==> flow/design.v <==
`timescale 1ps/1ps
`default_nettype none
module chattering #(
    parameter P_SAMPL_BIT   = 'd32   
,   parameter P_MATCH_BIT   = 'd32   
) (
    input   wire                            clk          
,   input   wire                            resetn       
,   input   wire                            sig_i        
,   input   wire    [(P_SAMPL_BIT-1):0]     sample       
,   input   wire    [(P_MATCH_BIT-1):0]     count        
,   output  reg                             sig_o        
);
    reg [(P_SAMPL_BIT-1):0]     scount;                  
    reg                         buffer;                  
    wire w_flag = ~(scount+'d1 < (sample));
    always @(posedge clk or negedge resetn) begin
        if (!resetn) begin
            scount   <= {P_SAMPL_BIT{1'b0}};
        end else if (w_flag) begin
            scount   <= {P_SAMPL_BIT{1'b0}};
        end else begin
            scount   <= scount + 'd1;
        end
    end
    always @(posedge clk or negedge resetn) begin
        if (!resetn) begin
            buffer <= 'd0;
        end else if (scount == 'd0) begin
            buffer <= sig_i;
        end
    end
    reg [(P_MATCH_BIT-1):0]   mcount;             
    wire w_pass     = ~(mcount+'d1 < (count));    
    wire w_judge    = (buffer == sig_i);          
    wire w_dif      = ~(buffer == sig_i);         
    always @(posedge clk or negedge resetn) begin
        if (!resetn) begin
            mcount <= {P_MATCH_BIT{1'b0}};
        end else if (w_pass) begin
            mcount <= {P_MATCH_BIT{1'b0}};
        end else if (w_dif) begin
            mcount <= {P_MATCH_BIT{1'b0}};
        end else if (w_judge) begin
            mcount <= mcount + 'd1;
        end
    end
    always @(posedge clk) begin
        if (w_pass) begin
            sig_o <= buffer;
        end
    end
endmodule  
`default_nettype wire
`timescale 1ps/1ps
`default_nettype none
module counter #(
    parameter P_BASE = 'd32  
,   parameter P_BIT  = 'd32  
) (
    input   wire                    clk      
,   input   wire                    resetn   
,   input   wire                    enable   
,   input   wire                    up_dw    
,   output  reg     [(P_BIT-1):0]   count    
,   output  wire                    carry    
);
    wire w_upflag = ~(count+1 < P_BASE);
    wire w_dwflag = (count == 'd0);
    always @(posedge clk or negedge resetn) begin
        if (!resetn) begin
            count   <=  {P_BIT{1'b0}};
        end else if (enable) begin
            if (up_dw & w_upflag) begin
                count   <=  {P_BIT{1'b0}};
            end else if (up_dw) begin
                count   <=  count + 'd1;
            end else if (!up_dw & w_dwflag) begin
                count   <=  (P_BASE - 'd1);
            end else if (!up_dw) begin
                count   <=  count - 'd1;
            end
        end
    end
    assign carry = ((w_upflag & up_dw) | (w_dwflag & !up_dw)) & enable;
endmodule  
`default_nettype wire
`timescale 1ps/1ps
`default_nettype none
module ltop (
    input   wire    clk      
,   input   wire    resetn   
,   input   wire    sig_i    
,   output  wire    sig_o    
);
    reg buffer;      
    always @(posedge clk or negedge resetn) begin
        if (!resetn) begin
            buffer <= 1'b0;
        end else begin
            buffer <= sig_i;
        end 
    end
    assign sig_o = (buffer < sig_i);  
endmodule  
`default_nettype wire
`timescale 1ps/1ps
`default_nettype none
module onehot #(
    parameter P_BIT     = 'd32    
,   parameter P_OUT_BIT = 'd32    
) (
    input   wire    [(P_BIT-1):0]       sig_i    
,   output  wire    [(P_OUT_BIT-1):0]   sig_o    
);
    function [(P_OUT_BIT-1):0] FUNCTION_ONEHOT (
        input [(P_BIT-1):0]    value
    );
    begin
        case (value)
            'd0:  FUNCTION_ONEHOT       = 4'b0001; 
            'd1:  FUNCTION_ONEHOT       = 4'b0010; 
            'd2:  FUNCTION_ONEHOT       = 4'b0100; 
            'd3:  FUNCTION_ONEHOT       = 4'b1000;  
            default: FUNCTION_ONEHOT    = 4'b0000;
        endcase
    end
    endfunction
    assign sig_o = FUNCTION_ONEHOT(sig_i);
endmodule  
`default_nettype wire
`timescale 1ps/1ps
`default_nettype none
module top #(
    parameter P_OUT_BIT = 4
) (
    input   wire                        clk      
,   input   wire                        resetn   
,   input   wire                        btn      
,   output  wire    [(P_OUT_BIT-1):0]   led      
);
    localparam P_SAMPL = 'd2000;
    localparam P_SAMPL_BIT = clogb2(P_SAMPL);
    localparam P_MATCH = 'd20;
    localparam P_MATCH_BIT = clogb2(P_MATCH);
    wire sig_i;
    chattering #(
        .P_SAMPL_BIT(P_SAMPL_BIT)
    ,   .P_MATCH_BIT(P_MATCH_BIT)
    ) chattering (
        .clk    (clk)
    ,   .resetn (resetn)
    ,   .sig_i  (btn)
    ,   .sample (P_SAMPL)
    ,   .count  (P_MATCH)
    ,   .sig_o  (sig_i)
    );
    wire enable;                             
    ltop ltop (
        .clk    (clk)                
    ,   .resetn (resetn)             
    ,   .sig_i  (sig_i)              
    ,   .sig_o  (enable)             
    );
    localparam P_BASE   = 3 + 1;             
    localparam P_BIT    = clogb2(P_BASE);    
    wire    [(P_BIT-1):0]   count;   
    wire                    carry;   
    counter #(
        .P_BASE (P_BASE)             
    ,   .P_BIT  (P_BIT)              
    ) counter (
        .clk    (clk)                
    ,   .resetn (resetn)             
    ,   .enable (enable)             
    ,   .up_dw  (1'b1)               
    ,   .count  (count)              
    ,   .carry  (carry)              
    );
    onehot #(
        .P_BIT  (P_BIT)              
    ,   .P_OUT_BIT(P_OUT_BIT)        
    ) onehot (
        .sig_i  (count)              
    ,   .sig_o  (led)                
    );
    function integer clogb2 (
        input integer value
    );    
        begin  
            value = value-1;  
            for (clogb2=0; value>0; clogb2=clogb2+1) begin
              value = value>>1;
            end
        end  
    endfunction
endmodule
`default_nettype wire
-- Step by step through the tools: top
Tool output for the design above, in the order of the flow.
Line numbers count from 1 in the design file above.
Operators carry their Yosys type and port widths (W data, S select, Z words).
A cell with - has no value.
- top: top
- clock port: clk
- cell library: sky130hd
- corner: tt_025C_1v80

-- Word level
Yosys after proc, flatten, opt, wreduce and memory -nomap, before mapping. Enables and synchronous resets that opt folds into registers are not counted as muxes. Memory bits, and registers merged into a memory's read port (data or address), are not among the register bits. Print and check cells are not counted. Equal cells are merged and count once.
- bits in registers at 21
- latch bits at 0
- bits in writable memories at 0
- noted memory bits (read-only): 0
- word width x clocked read ports: 0
- memories: 0
- bits of input ports: 3
- noted output and inout bits: 4
- word-level cells at 24
- noted add/sub/neg operators: 3
- noted multiply operators: 0
- divide/modulo/power cells at 0
- magnitude comparators at 4
- noted equality and inequality tests: 4
- shift-type cells at 0
- multiplexer cells: 5
- noted bitwise operators: 0
- noted reduce/logical cells: 2
- operator list (operator ; count):
    $lt A32 B5 Y1 const B ; 1
    $pmux W4 S4 ; 1
    $add A11 B1 Y12 const B ; 1
    $lt A12 B11 Y1 const B ; 1
    $logic_not A11 Y1 ; 1
    $mux W11 ; 1
    $mux W5 ; 2
    $add A5 B1 Y6 const B ; 1
    $eq A2 B2 Y1 const B ; 2
    $add A2 B1 Y3 const B ; 1
    $lt A3 B3 Y1 const B ; 1
    $eq A2 B1 Y1 const B ; 1
    $logic_not A2 Y1 ; 1
    $mux W2 ; 1
    $lt A1 B1 Y1 ; 1
    $eq A1 B1 Y1 ; 1

-- Longest topological paths
Longest topological path by Yosys (ltp), each cell counted once; first at word level (registers and memories cut), then after technology mapping (sequential cells cut; the memories' decode and read muxes count).
- noted depth in word-level cells: 3
- ABC_AREA at 1
- noted depth in mapped cells: 13
- gate-level depth less buffers: 12

-- After synthesis
The flow's flattened synthesis, as Yosys stat reports it; memories are mapped. The netlist is that of the ABC_AREA named above (0 if unset); the other value can give another one.
- cells by type (type ; count ; area in all (um^2)):
    sky130_fd_sc_hd__dfrtp_1 ; 20 ; 500.48
    sky130_fd_sc_hd__nand2_1 ; 30 ; 112.608
    sky130_fd_sc_hd__ha_1 ; 8 ; 100.096
    sky130_fd_sc_hd__nor2_1 ; 24 ; 90.086
    sky130_fd_sc_hd__inv_1 ; 20 ; 75.072
    sky130_fd_sc_hd__xor2_1 ; 5 ; 43.792
    sky130_fd_sc_hd__nand3_1 ; 7 ; 35.034
    sky130_fd_sc_hd__edfxtp_1 ; 1 ; 30.029
    sky130_fd_sc_hd__nand2_2 ; 3 ; 18.768
    sky130_fd_sc_hd__nor2_2 ; 3 ; 18.768
    sky130_fd_sc_hd__nor3_1 ; 3 ; 15.014
    sky130_fd_sc_hd__o21ai_0 ; 3 ; 15.014
    sky130_fd_sc_hd__o21bai_1 ; 2 ; 15.014
    sky130_fd_sc_hd__nand4_1 ; 2 ; 12.512
    sky130_fd_sc_hd__nor4_1 ; 2 ; 12.512
    sky130_fd_sc_hd__buf_6 ; 1 ; 11.261
    sky130_fd_sc_hd__nand3_2 ; 1 ; 10.01
    sky130_fd_sc_hd__xnor2_1 ; 1 ; 8.758
Other cell types: 4; their cells: 4.
- noted mapped cells: 140
- noted cell area after synthesis: 1148.6 um^2
- noted sequential area: 530.5 um^2
- noted flip-flops: 21
- buffers at 1

-- Timing after synthesis
Path of least setup slack by OpenSTA after synthesis, without wires, with an ideal clock, recovery checks aside; 20% of the period is set as input and as output delay. Where synthesis merged equal registers, the netlist keeps one of their names.
- path kind: flip-flop to flip-flop
- start point: reg chattering.scount[0]
- end point: reg chattering.scount[8]
- period: 2.88 ns
- noted setup time: 0.123 ns
- time at the first pin: 0.000 ns
- noted arrival time: 1.387 ns
- data required time: 2.757 ns
- slack at 1.370 ns
- delay of the path at 1.510 ns
- stages: 12
- buffers on the path at 1
- period reached after synthesis: 1.51 ns
"delay of the path" is the arrival time less input delay plus setup time.
"stages": output pins that drive a net of the path, with the launching flip-flop's if there is one; two outputs of one cell count as two.
"period reached after synthesis" = period - worst setup slack (recovery checks aside). The figure is calculated, with input and output delays left at 20% of the set period.
The rows between start and end are the longest chain of elaborated cells between them; the timing report does not say that the signal goes this way. Where chains are equally long, one stands for them.
Each line given opens the expression or statement behind the cell; cells for indexed reads and writes are added by Yosys, which also makes memories of some case tables.
At most two assigning lines are given for a register; there are more.
- cells stage by stage: sky130_fd_sc_hd__dfrtp_1 sky130_fd_sc_hd__ha_1 sky130_fd_sc_hd__nand2_2 sky130_fd_sc_hd__nor2_2 sky130_fd_sc_hd__nand2_2 sky130_fd_sc_hd__o21bai_1 sky130_fd_sc_hd__nand2_1 sky130_fd_sc_hd__nor2_1 sky130_fd_sc_hd__nand2_1 sky130_fd_sc_hd__nand2_2 sky130_fd_sc_hd__buf_6 sky130_fd_sc_hd__nor2_1
- noted length of the longest elaborated chain: 3
- noted elaborated cells on any way between the ends: 3
- those cells by class: add/sub (1); compare (1); mux (1)
- ends and longest elaborated chain, after synthesis (element ; line ; source):
    from (decl) ; 14 ; reg [(P_SAMPL_BIT-1):0]     scount;
    from (assign) ; 19 ; scount   <= {P_SAMPL_BIT{1'b0}};
    from (assign) ; 23 ; scount   <= scount + 'd1;
    $add A11 B1 Y12 ; 16 ; wire w_flag = ~(scount+'d1 < (sample));
    $lt A12 B11 Y1 ; 16 ;
    $mux W11 ; 20 ; end else if (w_flag) begin
    to (assign) ; 19 ;
    to (assign) ; 23 ;
    to (decl) ; 14 ;

-- Timing after layout
Path of least setup slack in the final report of flow run 1 (OpenROAD, finished layout, wires in). Where an end is a register, its clock arrival counts in the times.
- path kind: flip-flop to output port
- start point: reg counter.count[0]
- end point: out led[0]
- period: 2.18 ns
- output delay at 0.44 ns
- time at the first pin: 0.30 ns
- noted arrival time: 1.55 ns
- data required time: 1.74 ns
- slack at 0.19 ns
- stages: 4
- buffers on the path at 1
The rows between start and end are the longest chain of elaborated cells between them; the timing report does not say that the signal goes this way. Where chains are equally long, one stands for them.
At most two assigning lines are given for a register; there are more.
- cells stage by stage: sky130_fd_sc_hd__dfrtp_1 sky130_fd_sc_hd__inv_1 sky130_fd_sc_hd__ha_1 sky130_fd_sc_hd__clkdlybuf4s50_1
- noted length of the longest elaborated chain: 2
- noted elaborated cells on any way between the ends: 5
- those cells by class: eq/ne (3); mux (1); reduce/logical (1)
- ends and longest elaborated chain, after layout (element ; line ; source):
    from (decl) ; 65 ; ,   output  reg     [(P_BIT-1):0]   count
    from (assign) ; 77 ; count   <=  count + 'd1;
    from (assign) ; 79 ; count   <=  (P_BASE - 'd1);
    $eq A2 B2 Y1 ; 120 ; case (value)
    $pmux W4 S4 ; 120 ;
    to (decl) ; 140 ; ,   output  wire    [(P_OUT_BIT-1):0]   led

Subject: top on sky130hd, stored results

Hello all,

Settings and measured results of 2 stored flow runs for module top (sky130hd), not sorted in any way. The constraints put input and output delay at 20% of the set period each and load the outputs with 0.01 pF.
"reached clock period": clock period set for the run, less the worst setup slack. It is reckoned from that one timing run; input and output delays stay at 20% of the period that was set.
"worst setup path time": the worst setup path's part of the clock period (all of it between registers, 20% less for each end at a port) less its slack. A launch clock that arrives late makes it longer, a capture clock that arrives late makes it shorter.
"total power of the final layout": no workload was simulated; the value follows from the tool's default switching activity.

Flow run 1
Settings were period_ns = 2.18; CORE_UTILIZATION = 42; CELL_PAD_IN_SITES_GLOBAL_PLACEMENT = 1; CELL_PAD_IN_SITES_DETAIL_PLACEMENT = 0; TNS_END_PERCENT = 25; ABC_AREA = 1; GPL_TIMING_DRIVEN = 1; CTS_CLUSTER_SIZE = 27; CTS_CLUSTER_DIAMETER = 374; SLEW_MARGIN = 25; CAP_MARGIN = 20; CORE_MARGIN = 2
- final setup TNS at 0.000 ns
- reached clock period at 1.986 ns
- post-route utilization at 49.9 %
- noted the worst setup path time: 1.55 ns
- type of the worst setup path: flip-flop to output port
- worst setup slack after layout at 0.194 ns
- noted the lowest hold slack: 0.399 ns
- noted the die outline area: 3,169.1 um^2
- noted the standard-cell area after layout: 1,268.7 um^2
- chip area in the Yosys report at 1,148.6 um^2
- total power of the final layout: 0.0006395 W

Flow run 2
Settings were period_ns = 1.49; CORE_UTILIZATION = 64; SETUP_SLACK_MARGIN = 0.2; PLACE_DENSITY_LB_ADDON = 0.16; CELL_PAD_IN_SITES_DETAIL_PLACEMENT = 0; TNS_END_PERCENT = 30; CTS_CLUSTER_SIZE = 87; MIN_ROUTING_LAYER = met2; CAP_MARGIN = 20; CORE_MARGIN = 2; SLEW_MARGIN = 20
- no final report: routing broke off with GRT-0232

Thanks
